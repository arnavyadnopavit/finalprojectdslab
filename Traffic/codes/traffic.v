==> flow/design.v <==
module Traffic_Controller(
    input clk, rst, Emergency_left, Emergency_right,
    output reg T1_Red, T1_Green, T1_Yellow, T1_Orange, T1_Right,
    output reg T2_Red, T2_Green, T2_Yellow, T2_Orange, T2_Left,
    output reg T1_WALK, T2_WALK, Buzzer_Walk
);
    parameter RED = 0;
    parameter YELLOW = 1;
    parameter GREEN = 2;
    parameter ORANGE = 3;
    parameter GREEN_WITH_TURN = 4;
    parameter RED_TIME = 60;
    parameter GREEN_TIME = 20;
    parameter TURN_TIME = 10;
    parameter YELLOW_TIME = 5;
    parameter ORANGE_TIME = 10;
    parameter BUZZER_TIME = 5;
    parameter EMERGENCY_TIME = 10;
    reg [2:0] state_t1;
    reg [2:0] state_t2;
    reg [5:0] timer_t1;
    reg [5:0] timer_t2;
    reg emergency;
    reg [3:0] emergency_timer;
    always @(posedge clk or posedge rst) begin
        if (rst) begin
            emergency <= 0;
            emergency_timer <= 0;
        end else begin
            if ((Emergency_left || Emergency_right) && !emergency) begin
                emergency <= 1;
                emergency_timer <= EMERGENCY_TIME;
            end else if (emergency && emergency_timer > 0) begin
                emergency_timer <= emergency_timer - 1;
                if (emergency_timer == 1) begin
                    emergency <= 0;
                end
            end
        end
    end
    always @(posedge clk or posedge rst) begin
        if (rst) begin
            state_t1 <= RED;
            timer_t1 <= RED_TIME;
        end else if (!emergency) begin
            if (timer_t1 > 0) timer_t1 <= timer_t1 - 1;
            else begin
                case (state_t1)
                    RED: begin
                        state_t1 <= GREEN;
                        timer_t1 <= GREEN_TIME;
                    end
                    GREEN: begin
                        state_t1 <= GREEN_WITH_TURN;
                        timer_t1 <= TURN_TIME;
                    end
                    GREEN_WITH_TURN: begin
                        state_t1 <= ORANGE;
                        timer_t1 <= ORANGE_TIME;
                    end
                    ORANGE: begin
                        state_t1 <= YELLOW;
                        timer_t1 <= YELLOW_TIME;
                    end
                    YELLOW: begin
                        state_t1 <= RED;
                        timer_t1 <= RED_TIME;
                    end
                endcase
            end
        end
    end
    always @(posedge clk or posedge rst) begin
        if (rst) begin
            state_t2 <= GREEN_WITH_TURN;
            timer_t2 <= TURN_TIME;
        end else if (!emergency) begin
            if (timer_t2 > 0) timer_t2 <= timer_t2 - 1;
            else begin
                case (state_t2)
                    RED: begin
                        if (state_t1 != GREEN && state_t1 != GREEN_WITH_TURN) begin
                            state_t2 <= GREEN;
                            timer_t2 <= GREEN_TIME;
                        end
                    end
                    GREEN: begin
                        state_t2 <= GREEN_WITH_TURN;
                        timer_t2 <= TURN_TIME;
                    end
                    GREEN_WITH_TURN: begin
                        state_t2 <= ORANGE;
                        timer_t2 <= ORANGE_TIME;
                    end
                    ORANGE: begin
                        state_t2 <= YELLOW;
                        timer_t2 <= YELLOW_TIME;
                    end
                    YELLOW: begin
                        state_t2 <= RED;
                        timer_t2 <= RED_TIME;
                    end
                endcase
            end
        end
    end
always @(*) begin
    {T1_Red, T1_Green, T1_Yellow, T1_Orange, T1_Right} = 0;
    {T2_Red, T2_Green, T2_Yellow, T2_Orange, T2_Left} = 0;
    T1_WALK = 0;
    T2_WALK = 0;
    Buzzer_Walk = 0;
    if (emergency) begin
         T1_Red <= 1;
        if (Emergency_right)begin
             T2_Red <= 1;end
    end else begin
        case (state_t1)
            RED: T1_Red = 1;
            GREEN: T1_Green = 1;
            GREEN_WITH_TURN: begin T1_Green = 1; T1_Right = 1; end
            ORANGE: T1_Orange = 1;
            YELLOW: T1_Yellow = 1;
        endcase
        case (state_t2)
            RED: T2_Red = 1;
            GREEN: T2_Green = 1;
            GREEN_WITH_TURN: begin T2_Green = 1; T2_Left = 1; end
            ORANGE: T2_Orange = 1;
            YELLOW: T2_Yellow = 1;
        endcase
        if (state_t1 == RED || state_t1 == YELLOW)
            T1_WALK = 1;
        if (state_t2 == RED || state_t2 == YELLOW)
            T2_WALK = 1;
        if (((state_t1 == RED || state_t1 == YELLOW) && timer_t1 <= BUZZER_TIME) ||
            ((state_t2 == RED || state_t2 == YELLOW) && timer_t2 <= BUZZER_TIME))
            Buzzer_Walk = 1;
    end
end
endmodule
# Tool chain data of Traffic_Controller
# What the tools print for Traffic_Controller, step after step.
# Line numbers count from 1 in the design file above.
# Library cell names are shortened.
setup:
  top_module: "Traffic_Controller"
  clock: "clk"
  library: "sky130hd"
  pvt_corner: "tt_025C_1v80"

# Word-level counts
# Source: Yosys, flattened and elaborated, memories not mapped. Widths are those after wreduce. Registers that Yosys merges into a memory's read port (data or address) are not register bits. Print and check cells do not count. Equal cells are merged and count once.
classes:
  reduce_and_logical: 25
  n_eq: 13
  muxes: 40
  compare: 5
  addsub: 3
  logic: 3
ops:
  columns: ["operator", "count"]
  rows:
  - ["6-bit case mux with 4-bit select", 2]
  - ["3-bit case mux with 5-bit select", 2]
  - ["1-bit 2-to-1 mux", 30]
  - ["5-bit nonzero test", 4]
  - ["6-bit 2-to-1 mux", 3]
  - ["3-bit by 2-bit equality test with 1-bit output with constant B", 4]
  - ["6-bit by 1-bit subtractor with 6-bit output with constant B", 2]
  - ["6-bit by 1-bit greater-than comparator with 1-bit output with constant B", 2]
  - ["6-bit by 3-bit less-or-equal comparator with 1-bit output with constant B", 2]
  - ["4-bit 2-to-1 mux", 2]
  - ["3-bit by 1-bit equality test with 1-bit output with constant B", 2]
  - ["3-bit equality test with constant B", 2]
  - ["3-bit inequality test with constant B", 2]
  - ["3-bit zero test", 2]
  - ["3-bit AND reduction", 2]
  - ["1-bit logical AND", 5]
  - ["1-bit logical OR", 4]
  - ["2-bit AND reduction", 2]
  - ["2-bit nonzero test", 2]
  - ["2-bit OR reduction", 2]
  - ["4-bit by 1-bit subtractor with 4-bit output with constant B", 1]
  - ["4-bit by 1-bit greater-than comparator with 1-bit output with constant B", 1]
  - ["4-bit by 1-bit equality test with 1-bit output with constant B", 1]
  - ["4-bit AND reduction", 1]
  - ["1-bit inverter", 3]
  - ["3-bit by 2-bit inequality test with 1-bit output with constant B", 1]
  - ["3-bit 2-to-1 mux", 1]
  - ["2-bit inequality test with constant B", 1]
  - ["1-bit zero test", 1]
word_totals:
  inputBits: 4
  elab_cells: 95
  register_bits: 23
  out_inout_bits: 13

# Depth
# Yosys ltp: most cells in a row. Word level: on the elaborated netlist, between registers, memories and ports. Mapped: between sequential cells and ports; inverters and the memories' decode and read muxes count.
logic_depth:
  depth_word: 6
  abc_area: 0
  mapped_depth: 6
  mapped_depth_nobuf: 6

# Synthesis result
# The flow's flattened synthesis, as Yosys stat reports it; memories are mapped. The netlist is that of the ABC_AREA named above (0 if unset); the other value can give another one.
mapped:
  mapped_area_mm2: 0.0017116
  cell_count: 186
  sequential_area_mm2: 0.0006857
  flip_flops: 27
  buf_cells: 6
by_type:
  columns: ["cell_type", "count", "type_area_um2"]
  rows:
  - ["dfrtp_1", 19, 475.456]
  - ["dfstp_2", 8, 210.202]
  - ["ha_1", 8, 100.096]
  - ["nand2_1", 20, 75.072]
  - ["mux2_2", 6, 67.565]
  - ["nor3_1", 12, 60.058]
  - ["o21ai_0", 12, 60.058]
  - ["inv_1", 13, 48.797]
  - ["nor2_1", 13, 48.797]
  - ["o41ai_1", 4, 35.034]
  - ["nor2b_1", 5, 31.28]
  - ["a22oi_1", 4, 30.029]
  - ["o31ai_1", 4, 30.029]
  - ["o211ai_1", 3, 22.522]
  - ["a21oi_1", 4, 20.019]
  - ["buf_2", 4, 20.019]
  - ["nand3_1", 4, 20.019]
  - ["and3_1", 3, 18.768]
# Other cell types: 33; their cells: 40.

# Worst setup path after synthesis
# Source: OpenSTA report_checks on the synthesized netlist (no wires, ideal clock, input and output delay 20% of the period each), path of least setup slack; recovery checks are left aside. Register names are those of the netlist, which keeps one name where synthesis merged equal registers.
synth_path:
  path_kind: "reg2reg"
  start: "register timer_t1[0]"
  end: "register state_t1"
  arrival_ns: 1.446
  slack_ns: 0.019
  required_ns: 1.465
  tclk_ns: 1.59
  setup_ns: 0.125
  driving_pins: 7
  launch_ns: 0.000
  path_delay_ns: 1.571
  path_buffers: 0
  synth_period_reached_ns: 1.571
# "path_delay_ns" = arrival - input delay + setup time.
# "driving_pins": output pins that drive a net of the path, with the launching flip-flop's if there is one; two outputs of one cell count as two.
# "synth_period_reached_ns" is the clock period less the worst setup slack; recovery checks do not enter. This is arithmetic on one report: input and output delays are still those of the set period (20% each).
# An end named without its bit number is one bit of that signal or, where synthesis recoded a state register, one of its new flip-flops.
# At most two assigning lines are given for a register; there are more.
synth_between:
  path_cell_list: "dfrtp_1 > inv_1 > ha_1 > nor2b_2 > nand2_1 > nor2_4 > mux2_2"
synth_rtl:
  columns: ["element", "line_no", "text"]
  rows:
  - ["from (decl)", 21, "reg [5:0] timer_t1;"]
  - ["from (assign)", 44, "timer_t1 <= RED_TIME;"]
  - ["from (assign)", 46, "if (timer_t1 > 0) timer_t1 <= timer_t1 - 1;"]
  - ["to (assign)", 43, "state_t1 <= RED;"]
  - ["to (assign)", 50, "state_t1 <= GREEN;"]
  - ["to (decl)", 19, "reg [2:0] state_t1;"]
# Chain of elaborated cells between the ends: none given.

# Timing after layout
# Path of least setup slack in the final report of run 1 (OpenROAD, finished layout, wires in). Where an end is a register, its clock arrival counts in the times.
layout_path:
  path_kind: "reg2out"
  start: "register timer_t1[0]"
  end: "output port Buzzer_Walk"
  arrival_ns: 1.78
  tclk_ns: 2.32
  output_delay_ns: 0.46
  required_ns: 1.86
  driving_pins: 6
  slack_ns: 0.07
  launch_ns: 0.28
  path_buffers: 1
# Between the ends stands the longest chain of elaborated cells between them, by number of cells; it is not shown to be the way that was timed. Of several equally long chains one is given.
# Each line given opens the expression or statement behind the cell; cells for indexed reads and writes are added by Yosys, which also makes memories of some case tables.
# At most two assigning lines are given for a register; there are more.
layout_between:
  path_cell_list: "dfrtp_1 > inv_1 > ha_1 > o311ai_1 > a21oi_1 > dlygate4sd2_1"
  elab_chain_cells: 5
  cells_between: 5
  cone_lines: 2
  classes_between: "1 x compare; 2 x mux; 2 x reduce/logical"
layout_rtl:
  columns: ["element", "line_no", "text"]
  rows:
  - ["from (decl)", 21, "reg [5:0] timer_t1;"]
  - ["from (assign)", 44, "timer_t1 <= RED_TIME;"]
  - ["from (assign)", 46, "if (timer_t1 > 0) timer_t1 <= timer_t1 - 1;"]
  - ["6-bit by 3-bit less-or-equal comparator with 1-bit output", 136, "if (((state_t1 == RED || state_t1 == YELLOW) && timer_t1 <= BUZZER_TIME) ||"]
  - ["1-bit logical AND", 136, null]
  - ["1-bit logical OR", 136, null]
  - ["1-bit 2-to-1 mux", 136, null]
  - ["1-bit 2-to-1 mux", 113, "if (emergency) begin"]
  - ["to (decl)", 5, "output reg T1_WALK, T2_WALK, Buzzer_Walk"]

--- measured runs ---
Below are 2 stored runs of the flow (Yosys, OpenROAD; platform sky130hd) on Traffic_Controller, each with its settings and what was measured, unordered. Constraints: input delay and output delay 20% of the set period each, output load 0.01 pF.
"period_less_ws_ns" means the clock period less the worst setup slack. The figure is calculated, with input and output delays left at 20% of the set period.
"timing.worst_path_ns": the worst setup path's part of the clock period (all of it between registers, 20% less for each end at a port) less its slack. A launch clock that arrives late makes it longer, a capture clock that arrives late makes it shorter.
"total_power_w" is the tool's figure for a default switching activity; nothing was simulated.

--- run 1 ---
==> flow/run.sh <==
#!/bin/bash
# the make line also repeats the synthesis and layout settings of config.mk as NAME=value (left out here)
make -C /OpenROAD-flow-scripts/flow DESIGN_CONFIG=/design/flow/config.mk WORK_HOME=/design/flow/orfs CLKGATE_MAP_FILE= finish
==> flow/config.mk <==
export PLATFORM = sky130hd
export DESIGN_NAME = Traffic_Controller
export DESIGN_NICKNAME = Traffic_Controller
export VERILOG_FILES = /design/flow/design.v
export SDC_FILE = /design/flow/constraint.sdc
export NUM_CORES = 4
export LEC_CHECK = 0
export CAP_MARGIN = 20
export CELL_PAD_IN_SITES_GLOBAL_PLACEMENT = 0
export CORE_MARGIN = 2
export CORE_UTILIZATION = 25
export GPL_TIMING_DRIVEN = 0
export PLACE_DENSITY = 0.66
export SLEW_MARGIN = 20
==> flow/constraint.sdc <==
create_clock -name core_clock -period 2.32 [get_ports {clk}]
set_input_delay 0.4640 -clock core_clock [delete_from_list [all_inputs] [get_ports {clk}]]
set_output_delay 0.4640 -clock core_clock [all_outputs]
set_load 0.01 [all_outputs]

==> results, as YAML <==
results:
  timing.worst_path_ns: 1.78
  timing.worst_path_kind: "reg2out"
  ws_setup_ns: 0.075
  post_synth_area_mm2: 0.0017116
  period_less_ws_ns: 2.245
  utilization_pct: 30.3
  total_power_w: 0.001161
  die_footprint_mm2: 0.0075247

--- run 2 ---
==> flow/run.sh <==
#!/bin/bash
# the make line also repeats the synthesis and layout settings of config.mk as NAME=value (left out here)
make -C /OpenROAD-flow-scripts/flow DESIGN_CONFIG=/design/flow/config.mk WORK_HOME=/design/flow/orfs CLKGATE_MAP_FILE= finish
==> flow/config.mk <==
export PLATFORM = sky130hd
export DESIGN_NAME = Traffic_Controller
export DESIGN_NICKNAME = Traffic_Controller
export VERILOG_FILES = /design/flow/design.v
export SDC_FILE = /design/flow/constraint.sdc
export NUM_CORES = 4
export LEC_CHECK = 0
export ABC_AREA = 1
export CAP_MARGIN = 20
export CORE_MARGIN = 2
export CORE_UTILIZATION = 28
export CTS_CLUSTER_DIAMETER = 359
export MAX_ROUTING_LAYER = met5
export PLACE_DENSITY_LB_ADDON = 0.17
export SETUP_SLACK_MARGIN = -0.05
export SLEW_MARGIN = 20
==> flow/constraint.sdc <==
create_clock -name core_clock -period 1.35 [get_ports {clk}]
set_input_delay 0.2700 -clock core_clock [delete_from_list [all_inputs] [get_ports {clk}]]
set_output_delay 0.2700 -clock core_clock [all_outputs]
set_load 0.01 [all_outputs]

==> results, as YAML <==
results:
  ws_setup_ns: -0.367
  total_power_w: 0.004701
  utilization_pct: 47.8
  die_footprint_mm2: 0.0070552
  timing.worst_path_ns: 1.45
  timing.worst_path_kind: "reg2out"
  period_less_ws_ns: 1.717
  post_synth_area_mm2: 0.0017917
--- end ---
